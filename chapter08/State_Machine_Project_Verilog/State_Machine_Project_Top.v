==> flow/design.v <==
module Debounce_Filter #(parameter DEBOUNCE_LIMIT = 20) (
  input  i_Clk,
  input  i_Bouncy,
  output o_Debounced);
  reg [$clog2(DEBOUNCE_LIMIT)-1:0] r_Count = 0;
  reg r_State = 1'b0;
  always @(posedge i_Clk)
  begin
    if (i_Bouncy != r_State && r_Count < DEBOUNCE_LIMIT-1)
    begin
      r_Count <= r_Count + 1;
    end
    else if (r_Count == DEBOUNCE_LIMIT-1)
    begin
      r_State <= i_Bouncy;
      r_Count <= 0;
    end 
    else
    begin
      r_Count <= 0;
    end
  end
  assign o_Debounced = r_State;
endmodule
module Count_And_Toggle #(COUNT_LIMIT = 10)
 (input i_Clk,
  input i_Enable,
  output reg o_Toggle);
  reg [$clog2(COUNT_LIMIT-1):0] r_Counter;
  always @(posedge i_Clk) 
  begin
    if (i_Enable == 1'b1)
    begin
      if (r_Counter == COUNT_LIMIT - 1)
      begin
        o_Toggle  <= !o_Toggle;
        r_Counter <= 0;
      end
      else
        r_Counter <= r_Counter + 1;
    end
    else
    begin
      o_Toggle  <= 1'b0;
      r_Counter <= 0;
    end
  end
endmodule
module LFSR_22 (
  input         i_Clk,
  output [21:0] o_LFSR_Data,
  output        o_LFSR_Done);
reg [21:0] r_LFSR = 0;
wire       w_XNOR;
always @(posedge i_Clk)
begin
  r_LFSR <= {r_LFSR[20:0], w_XNOR};
end
assign w_XNOR = r_LFSR[21] ^~ r_LFSR[20];
assign o_LFSR_Done = (r_LFSR == 22'd0);
assign o_LFSR_Data = r_LFSR;
endmodule
module Binary_To_7Segment 
 (input       i_Clk,
  input [3:0] i_Binary_Num,
  output      o_Segment_A,
  output      o_Segment_B,
  output      o_Segment_C,
  output      o_Segment_D,
  output      o_Segment_E,
  output      o_Segment_F,
  output      o_Segment_G);
  reg [6:0]    r_Hex_Encoding;
  always @(posedge i_Clk)
    begin
      case (i_Binary_Num)
        4'b0000 : r_Hex_Encoding <= 7'h7E;
        4'b0001 : r_Hex_Encoding <= 7'h30;
        4'b0010 : r_Hex_Encoding <= 7'h6D;
        4'b0011 : r_Hex_Encoding <= 7'h79;
        4'b0100 : r_Hex_Encoding <= 7'h33;          
        4'b0101 : r_Hex_Encoding <= 7'h5B;
        4'b0110 : r_Hex_Encoding <= 7'h5F;
        4'b0111 : r_Hex_Encoding <= 7'h70;
        4'b1000 : r_Hex_Encoding <= 7'h7F;
        4'b1001 : r_Hex_Encoding <= 7'h7B;
        4'b1010 : r_Hex_Encoding <= 7'h77;
        4'b1011 : r_Hex_Encoding <= 7'h1F;
        4'b1100 : r_Hex_Encoding <= 7'h4E;
        4'b1101 : r_Hex_Encoding <= 7'h3D;
        4'b1110 : r_Hex_Encoding <= 7'h4F;
        4'b1111 : r_Hex_Encoding <= 7'h47;
      endcase
    end
  assign o_Segment_A = r_Hex_Encoding[6];
  assign o_Segment_B = r_Hex_Encoding[5];
  assign o_Segment_C = r_Hex_Encoding[4];
  assign o_Segment_D = r_Hex_Encoding[3];
  assign o_Segment_E = r_Hex_Encoding[2];
  assign o_Segment_F = r_Hex_Encoding[1];
  assign o_Segment_G = r_Hex_Encoding[0];
endmodule
module State_Machine_Game # (parameter CLKS_PER_SEC = 25000000,
                             parameter GAME_LIMIT = 6)
 (input i_Clk,
  input i_Switch_1,
  input i_Switch_2,
  input i_Switch_3,
  input i_Switch_4,
  output reg [3:0] o_Score,
  output o_LED_1,
  output o_LED_2,
  output o_LED_3,
  output o_LED_4
  );
  localparam START        = 3'd0;
  localparam PATTERN_OFF  = 3'd1;
  localparam PATTERN_SHOW = 3'd2; 
  localparam WAIT_PLAYER  = 3'd3;
  localparam INCR_SCORE   = 3'd4;
  localparam LOSER        = 3'd5;
  localparam WINNER       = 3'd6;
  reg [2:0] r_SM_Main;
  reg r_Toggle, r_Switch_1, r_Switch_2, r_Switch_3; 
  reg r_Switch_4, r_Button_DV;
  reg [1:0] r_Pattern[0:10];  
  wire [21:0] w_LFSR_Data;
  reg [$clog2(GAME_LIMIT)-1:0] r_Index;  
  reg [1:0] r_Button_ID;
  wire w_Count_En, w_Toggle;
  always @(posedge i_Clk)
  begin
    if (i_Switch_1 & i_Switch_2)
      r_SM_Main <= START;
    else
    begin
      case (r_SM_Main)
        START:
        begin
          if (!i_Switch_1 & !i_Switch_2 & r_Button_DV) 
          begin
            o_Score   <= 0;
            r_Index   <= 0;
            r_SM_Main <= PATTERN_OFF;
          end
        end
        PATTERN_OFF:
        begin
          if (!w_Toggle & r_Toggle)  
            r_SM_Main <= PATTERN_SHOW;
        end
        PATTERN_SHOW:
        begin
          if (!w_Toggle & r_Toggle)  
            if (o_Score == r_Index)
            begin
              r_Index   <= 0;
              r_SM_Main <= WAIT_PLAYER;
            end
            else 
            begin
              r_Index   <= r_Index + 1;
              r_SM_Main <= PATTERN_OFF;  
            end
        end
        WAIT_PLAYER:
        begin
          if (r_Button_DV)
            if (r_Pattern[r_Index] == r_Button_ID && r_Index == o_Score)
            begin
              r_Index   <= 0;
              r_SM_Main <= INCR_SCORE;
            end
            else if (r_Pattern[r_Index] != r_Button_ID)
              r_SM_Main <= LOSER;
            else
              r_Index <= r_Index + 1;
        end
        INCR_SCORE: 
        begin
          o_Score <= o_Score + 1;
          if (o_Score == GAME_LIMIT-1)
            r_SM_Main <= WINNER;
          else
            r_SM_Main <= PATTERN_OFF;
        end
        WINNER: 
        begin
          o_Score <= 4'hA;  
        end
        LOSER:
        begin
          o_Score <= 4'hF;  
        end
        default:
          r_SM_Main <= START;
      endcase 
    end
  end
  always @(posedge i_Clk)
  begin
    if (r_SM_Main == START)
    begin
      r_Pattern[0]  <= w_LFSR_Data[1:0];
      r_Pattern[1]  <= w_LFSR_Data[3:2];
      r_Pattern[2]  <= w_LFSR_Data[5:4];
      r_Pattern[3]  <= w_LFSR_Data[7:6];
      r_Pattern[4]  <= w_LFSR_Data[9:8];
      r_Pattern[5]  <= w_LFSR_Data[11:10];
      r_Pattern[6]  <= w_LFSR_Data[13:12];
      r_Pattern[7]  <= w_LFSR_Data[15:14];
      r_Pattern[8]  <= w_LFSR_Data[17:16];
      r_Pattern[9]  <= w_LFSR_Data[19:18];
      r_Pattern[10] <= w_LFSR_Data[21:20];
    end
  end
  assign o_LED_1 = (r_SM_Main == PATTERN_SHOW && 
                    r_Pattern[r_Index] == 2'b00) ? 1'b1 : i_Switch_1;
  assign o_LED_2 = (r_SM_Main == PATTERN_SHOW && 
                    r_Pattern[r_Index] == 2'b01) ? 1'b1 : i_Switch_2;
  assign o_LED_3 = (r_SM_Main == PATTERN_SHOW && 
                    r_Pattern[r_Index] == 2'b10) ? 1'b1 : i_Switch_3;
  assign o_LED_4 = (r_SM_Main == PATTERN_SHOW && 
                    r_Pattern[r_Index] == 2'b11) ? 1'b1 : i_Switch_4;
  always @(posedge i_Clk)
  begin
    r_Toggle   <= w_Toggle;
    r_Switch_1 <= i_Switch_1;
    r_Switch_2 <= i_Switch_2;
    r_Switch_3 <= i_Switch_3;
    r_Switch_4 <= i_Switch_4;
    if (r_Switch_1 & !i_Switch_1)
    begin
      r_Button_DV <= 1'b1;
      r_Button_ID <= 0;
    end
    else if (r_Switch_2 & !i_Switch_2)
    begin
      r_Button_DV <= 1'b1;
      r_Button_ID <= 1;
    end
    else if (r_Switch_3 & !i_Switch_3)
    begin
      r_Button_DV <= 1'b1;
      r_Button_ID <= 2;
    end
    else if (r_Switch_4 & !i_Switch_4)
    begin
      r_Button_DV <= 1'b1;
      r_Button_ID <= 3;
    end
    else
    begin
      r_Button_DV <= 1'b0;
      r_Button_ID <= 0;
    end
  end
  assign w_Count_En = (r_SM_Main == PATTERN_SHOW || 
                       r_SM_Main == PATTERN_OFF);
  Count_And_Toggle #(.COUNT_LIMIT(CLKS_PER_SEC/4)) Count_Inst
   (.i_Clk(i_Clk),
    .i_Enable(w_Count_En),
    .o_Toggle(w_Toggle));
  LFSR_22 LFSR_Inst
   (.i_Clk(i_Clk),
    .o_LFSR_Data(w_LFSR_Data),
    .o_LFSR_Done());  
endmodule
module State_Machine_Project_Top 
 (input i_Clk,
  input i_Switch_1,
  input i_Switch_2,
  input i_Switch_3,
  input i_Switch_4,
  output o_LED_1,
  output o_LED_2,
  output o_LED_3,
  output o_LED_4,
  output o_Segment2_A,
  output o_Segment2_B,
  output o_Segment2_C,
  output o_Segment2_D,
  output o_Segment2_E,
  output o_Segment2_F,
  output o_Segment2_G);
  localparam GAME_LIMIT     = 7;         
  localparam CLKS_PER_SEC   = 25000000;  
  localparam DEBOUNCE_LIMIT = 250000;    
  wire w_Switch_1, w_Switch_2, w_Switch_3, w_Switch_4;
  wire w_Segment2_A, w_Segment2_B, w_Segment2_C, w_Segment2_D;
  wire w_Segment2_E, w_Segment2_F, w_Segment2_G;
  wire [3:0] w_Score;
  Debounce_Filter #(.DEBOUNCE_LIMIT(DEBOUNCE_LIMIT)) Debounce_SW1
   (.i_Clk(i_Clk), 
    .i_Bouncy(i_Switch_1),
    .o_Debounced(w_Switch_1));
  Debounce_Filter #(.DEBOUNCE_LIMIT(DEBOUNCE_LIMIT)) Debounce_SW2
   (.i_Clk(i_Clk), 
    .i_Bouncy(i_Switch_2),
    .o_Debounced(w_Switch_2));
  Debounce_Filter #(.DEBOUNCE_LIMIT(DEBOUNCE_LIMIT)) Debounce_SW3
   (.i_Clk(i_Clk), 
    .i_Bouncy(i_Switch_3),
    .o_Debounced(w_Switch_3));
  Debounce_Filter #(.DEBOUNCE_LIMIT(DEBOUNCE_LIMIT)) Debounce_SW4
   (.i_Clk(i_Clk), 
    .i_Bouncy(i_Switch_4),
    .o_Debounced(w_Switch_4));
  State_Machine_Game #(.CLKS_PER_SEC(CLKS_PER_SEC),
                       .GAME_LIMIT(GAME_LIMIT)) Game_Inst
   (.i_Clk(i_Clk),
    .i_Switch_1(w_Switch_1),
    .i_Switch_2(w_Switch_2),
    .i_Switch_3(w_Switch_3),
    .i_Switch_4(w_Switch_4),
    .o_Score(w_Score),
    .o_LED_1(o_LED_1),
    .o_LED_2(o_LED_2),
    .o_LED_3(o_LED_3),
    .o_LED_4(o_LED_4));
  Binary_To_7Segment Scoreboard
   (.i_Clk(i_Clk),
    .i_Binary_Num(w_Score),
    .o_Segment_A(w_Segment2_A),
    .o_Segment_B(w_Segment2_B),
    .o_Segment_C(w_Segment2_C),
    .o_Segment_D(w_Segment2_D),
    .o_Segment_E(w_Segment2_E),
    .o_Segment_F(w_Segment2_F),
    .o_Segment_G(w_Segment2_G));
  assign o_Segment2_A = !w_Segment2_A;
  assign o_Segment2_B = !w_Segment2_B;
  assign o_Segment2_C = !w_Segment2_C;
  assign o_Segment2_D = !w_Segment2_D;
  assign o_Segment2_E = !w_Segment2_E;
  assign o_Segment2_F = !w_Segment2_F;
  assign o_Segment2_G = !w_Segment2_G;
endmodule
Step by step through the tools: State_Machine_Project_Top
Tool output for the design above, in the order of the flow. Line numbers count from 1 in the design file above. Library cell names are shortened. Not given: --

Design top: State_Machine_Project_Top. Clock: i_Clk. Cell library: sky130hd. Corner: tt_025C_1v80.

Word-level counts
Source: Yosys, flattened and elaborated. Widths are those after wreduce. Registers that Yosys merges into a memory's read port (data or address) are not register bits. Print and check cells do not count. Memory sizes are those after Yosys's memory passes, which may raise the word count (mostly to a power of two), join words into wider ones and drop unused or constant bits.

The figure for input bits is 5. Bits in read-only memories: 112. Under word width x clocked read ports stands 7. The entry for output and inout port bits reads 11. Cells after elaboration: 168. The entry for flip-flop bits (word level) reads 157. Memories: 1.

Memories: (no name shown) (words 16, bits a word 7, rd ports 1, wr ports 0, RTL line 76) `case (i_Binary_Num)`.

For equal/unequal tests the number is 36. For reductions and logical operators the number is 39. Under add/sub/neg operators stands 7. The entry for order comparisons reads 4. Multiplexer cells: 35. For bitwise gates (word level) the number is 16.

Operator list (count): adder 18 x 1 -> 18 bit with constant B (4); less-than comparator 18 bit with constant B (4); equality test 18 bit with constant B (4); 2-to-1 mux 3 bit (13); parallel mux 2 bit (select 8 bit) (2); adder 24 x 1 -> 24 bit with constant B (1); equality test 24 x 23 -> 1 bit with constant B (1); equality test 3 bit with constant B (7); 2-to-1 mux 2 bit (10); parallel mux 3 bit (select 6 bit) (1); parallel mux 4 bit (select 4 bit) (1); logical NOT 1 bit (12); equality test 3 x 2 -> 1 bit with constant B (4); AND reduction 6 bit (2); logical AND 1 bit (9); parallel mux 3 bit (select 3 bit) (1); AND 1 bit (8); inequality test 2 x 1 -> 1 bit with constant B (4); AND reduction 2 bit (4); inverter 1 bit (7); OR reduction 2 bit (3); equality test 3 x 1 -> 1 bit with constant B (2); logical NOT 3 bit (2); 2-to-1 mux 1 bit (6); inequality test 1 bit (4); equality test 2 bit with constant B (2); equality test 3 x 4 -> 1 bit (1); adder 4 x 1 -> 4 bit with constant B (1).

Other operator kinds: 17; their cells: 17.

Depth
Depth = most cells in a row (Yosys ltp): at word level without a register or memory, in the mapped netlist without a sequential cell, where the memories' decode and read muxes count.

Under depth in word-level cells stands 16. Under ABC_AREA stands 0. The entry for gate-level depth with buffers reads 9. Mapped depth without buffers: 8.

Netlist
The flow's flattened synthesis, as Yosys stat reports it; memories are mapped. The netlist is that of the ABC_AREA named above (0 if unset); the other value can give another one.

Under mapped flip-flops stands 168. For buffers the number is 16. The entry for sequential area reads 3633.5 um^2. Mapped area: 6852.8 um^2. The entry for cell count reads 707.

Cells by type: dfxtp_1 (count 141, area in all 2.82E+03 um^2); edfxtp_1 (count 27, area in all 810.778 um^2); nor2_1 (count 131, area in all 491.722 um^2); xor2_1 (count 48, area in all 420.403 um^2); xnor2_1 (count 44, area in all 385.37 um^2); ha_1 (count 19, area in all 237.728 um^2); nand3_1 (count 40, area in all 200.192 um^2); nand2_1 (count 49, area in all 183.926 um^2); and3_1 (count 20, area in all 125.12 um^2); nand4_1 (count 18, area in all 112.608 um^2); inv_1 (count 29, area in all 108.854 um^2); a21oi_1 (count 21, area in all 105.101 um^2); nor3_1 (count 14, area in all 70.067 um^2); and4_1 (count 7, area in all 61.309 um^2); nor4_1 (count 8, area in all 50.048 um^2); o21ai_0 (count 9, area in all 45.043 um^2); o31ai_4 (count 2, area in all 42.541 um^2); a22oi_1 (count 5, area in all 37.536 um^2).

Other cell types: 29; their cells: 75. By module: a second synthesis without flattening, with its own total; a netlist apart from the flattened one above.

For cell total of the unflattened synthesis the number is 750. The entry for area total of the unflattened synthesis reads 7526.0 um^2.

Rows give one instance, submodules left out.

By module: Debounce_Filter (DEBOUNCE_LIMIT=250000) (instances 4, cells 98, seq. area 390.4 um^2, area 907.1 um^2); State_Machine_Game (instances 1, cells 147, seq. area 991.0 um^2, area 1751.7 um^2); Count_And_Toggle (COUNT_LIMIT=6250000) (instances 1, cells 130, seq. area 500.5 um^2, area 1169.9 um^2); LFSR_22 (instances 1, cells 34, seq. area 440.4 um^2, area 519.2 um^2); Binary_To_7Segment (instances 1, cells 40, seq. area 140.1 um^2, area 430.4 um^2); State_Machine_Project_Top (instances 1, cells 7, seq. area 0.0 um^2, area 26.3 um^2).

Worst setup path after synthesis
OpenSTA on the mapped netlist: ideal clock, no wires. The path of least setup slack (recovery checks aside). Input and output delay are each 20% of the period. Register names are those of the netlist, which keeps one name where synthesis merged equal registers.

Path kind: reg2out. Start point: reg Game_Inst.r_Index[0]. End point: out o_LED_4. For clock period the number is 3.63 ns. Under data required time stands 2.904 ns. Under path delay stands 1.888 ns. Data arrival time: 1.888 ns. Output delay: 0.726 ns. Stages on the path: 9. For path slack the number is 1.016 ns. The entry for buffers on the path reads 0. For launch time at the first pin the number is 0.000 ns. The entry for period reached after synthesis reads 2.614 ns.

"path delay" = arrival - input delay + setup time. A path that ends at an output port has no setup time. "stages on the path" counts driving pins, that of a launching flip-flop among them; a cell with two outputs on the path counts twice. "period reached after synthesis" = period - worst setup slack (recovery checks aside). The figure is calculated, with input and output delays left at 20% of the set period. Between the ends stands the longest chain of elaborated cells between them, by number of cells; it is not shown to be the way that was timed. Of several equally long chains one is given. Each line given opens the expression or statement behind the cell; cells for indexed reads and writes are added by Yosys, which also makes memories of some case tables. At most two assigning lines are given for a register; there are more.

Path through: edfxtp_1 > ha_1 > ha_1 > nor4_2 > and2_4 > o31ai_4 > inv_1 > nand2_1 > o21bai_1. For cells in the longest elaborated chain the number is 5. The entry for elaborated cells between the ends (all ways) reads 12. Classes of those cells: eq/ne: 8; mux: 2; reduce/logical: 2.

Ends and longest elaborated chain, after synthesis: from (decl) (RTL line 128) `reg [$clog2(GAME_LIMIT)-1:0] r_Index;`; from (assign) (RTL line 162) `r_Index   <= r_Index + 1;`; from (assign) (RTL line 177) `r_Index <= r_Index + 1;`; equality test 3 bit (RTL line 224) `r_Pattern[r_Index] == 2'b11) ? 1'b1 : i_Switch_4;`; parallel mux 2 bit (select 8 bit) (RTL line 224); equality test 2 bit (RTL line 224); logical AND 1 bit (RTL line 223) `assign o_LED_4 = (r_SM_Main == PATTERN_SHOW &&`; 2-to-1 mux 1 bit (RTL line 223); to (decl) (RTL line 278) `output o_LED_4,`.

Worst path after layout
Path of least setup slack in the final report of run 2 (OpenROAD, finished layout, wires in). Where an end is a register, its clock arrival counts in the times.

Path kind: reg2out. Start point: reg Game_Inst.r_Index[1]. End point: out o_LED_3. Output delay: 0.37 ns. For clock period the number is 1.83 ns. Stages on the path: 12. For launch time at the first pin the number is 0.45 ns. Data arrival time: 2.53 ns. Under data required time stands 1.46 ns. The entry for buffers on the path reads 4. For path slack the number is -1.06 ns.

Between the ends stands the longest chain of elaborated cells between them, by number of cells; it is not shown to be the way that was timed. Of several equally long chains one is given. At most two assigning lines are given for a register; there are more.

Path through: edfxtp_1 > ha_4 > ha_4 > nor4_4 > buf_4 > nand3b_1 > o31ai_4 > buf_6 > nand2_4 > o21ai_2 > buf_6 > buf_6. For cells in the longest elaborated chain the number is 5. The entry for elaborated cells between the ends (all ways) reads 12. Classes of those cells: eq/ne: 8; mux: 2; reduce/logical: 2.

Ends and longest elaborated chain, post-layout: from (decl) (RTL line 128) `reg [$clog2(GAME_LIMIT)-1:0] r_Index;`; from (assign) (RTL line 162) `r_Index   <= r_Index + 1;`; from (assign) (RTL line 177) `r_Index <= r_Index + 1;`; equality test 3 bit (RTL line 222) `r_Pattern[r_Index] == 2'b10) ? 1'b1 : i_Switch_3;`; parallel mux 2 bit (select 8 bit) (RTL line 222); equality test 2 bit (RTL line 222); logical AND 1 bit (RTL line 221) `assign o_LED_3 = (r_SM_Main == PATTERN_SHOW &&`; 2-to-1 mux 1 bit (RTL line 221); to (decl) (RTL line 277) `output o_LED_3,`.

Add stored flow runs of State_Machine_Project_Top

Flow measurements of State_Machine_Project_Top on sky130hd: 2 stored runs with different settings, listed in no order. Input and output delays are each 20% of the period that was set; the output load is 0.01 pF. "period achieved": clock period set for the run, less the worst setup slack. It is reckoned from that one timing run; input and output delays stay at 20% of the period that was set. "allowed time less slack (worst setup path)" is the time allowed to the run's worst setup path (the clock period less input and output delay, where it has them) less its slack. Clock arrival times count: a late capture clock shortens it, a late launch clock lengthens it. "power" rests on the timing tool's default activity at the inputs, not on a simulated workload.

Files of run 1:
==> flow/run.sh <==
#!/bin/bash
# the make line also repeats the synthesis and layout settings of config.mk as NAME=value (left out here)
make -C /OpenROAD-flow-scripts/flow DESIGN_CONFIG=/design/flow/config.mk WORK_HOME=/design/flow/orfs CLKGATE_MAP_FILE= finish
==> flow/config.mk <==
export PLATFORM = sky130hd
export DESIGN_NAME = State_Machine_Project_Top
export DESIGN_NICKNAME = State_Machine_Project_Top
export VERILOG_FILES = /design/flow/design.v
export SDC_FILE = /design/flow/constraint.sdc
export NUM_CORES = 4
export LEC_CHECK = 0
export CAP_MARGIN = 20
export CELL_PAD_IN_SITES_GLOBAL_PLACEMENT = 3
export CORE_MARGIN = 2
export CORE_UTILIZATION = 67
export GPL_ROUTABILITY_DRIVEN = 0
export HOLD_SLACK_MARGIN = 0.06
export MIN_ROUTING_LAYER = met2
export SLEW_MARGIN = 20
export TNS_END_PERCENT = 85
==> flow/constraint.sdc <==
create_clock -name core_clock -period 4.19 [get_ports {i_Clk}]
set_input_delay 0.8380 -clock core_clock [delete_from_list [all_inputs] [get_ports {i_Clk}]]
set_output_delay 0.8380 -clock core_clock [all_outputs]
set_load 0.01 [all_outputs]

Outcome of run 1: incomplete, placement halted on GPL-0301.

Files of run 2:
==> flow/run.sh <==
#!/bin/bash
# the make line also repeats the synthesis and layout settings of config.mk as NAME=value (left out here)
make -C /OpenROAD-flow-scripts/flow DESIGN_CONFIG=/design/flow/config.mk WORK_HOME=/design/flow/orfs CLKGATE_MAP_FILE= finish
==> flow/config.mk <==
export PLATFORM = sky130hd
export DESIGN_NAME = State_Machine_Project_Top
export DESIGN_NICKNAME = State_Machine_Project_Top
export VERILOG_FILES = /design/flow/design.v
export SDC_FILE = /design/flow/constraint.sdc
export NUM_CORES = 4
export LEC_CHECK = 0
export CAP_MARGIN = 30
export CORE_MARGIN = 5
export CORE_UTILIZATION = 21
export CTS_CLUSTER_DIAMETER = 71
export GPL_ROUTABILITY_DRIVEN = 1
export HOLD_SLACK_MARGIN = 0.29
export MAX_ROUTING_LAYER = met4
export MIN_ROUTING_LAYER = met1
export PLACE_DENSITY_LB_ADDON = 0.06
export SETUP_SLACK_MARGIN = 0.25
export SLEW_MARGIN = 35
export TNS_END_PERCENT = 65
==> flow/constraint.sdc <==
create_clock -name core_clock -period 1.83 [get_ports {i_Clk}]
set_input_delay 0.3660 -clock core_clock [delete_from_list [all_inputs] [get_ports {i_Clk}]]
set_output_delay 0.3660 -clock core_clock [all_outputs]
set_load 0.01 [all_outputs]

Results of run 2. The post-route utilization reads 0.303. For the allowed time less slack (worst setup path) the run shows 2.53 ns. Worst setup path kind: reg2out. The measured smallest hold slack is 0.329 ns. The full die area is 36,345.5 um^2. The power reads 7.531 mW. The synthesized cell area is 6,852.8 um^2. The standard-cell area after layout reads 9,815.7 um^2. For the period achieved the run shows 2.891 ns. The worst slack on setup checks is -1.061 ns. The measured setup TNS is -12.222 ns.
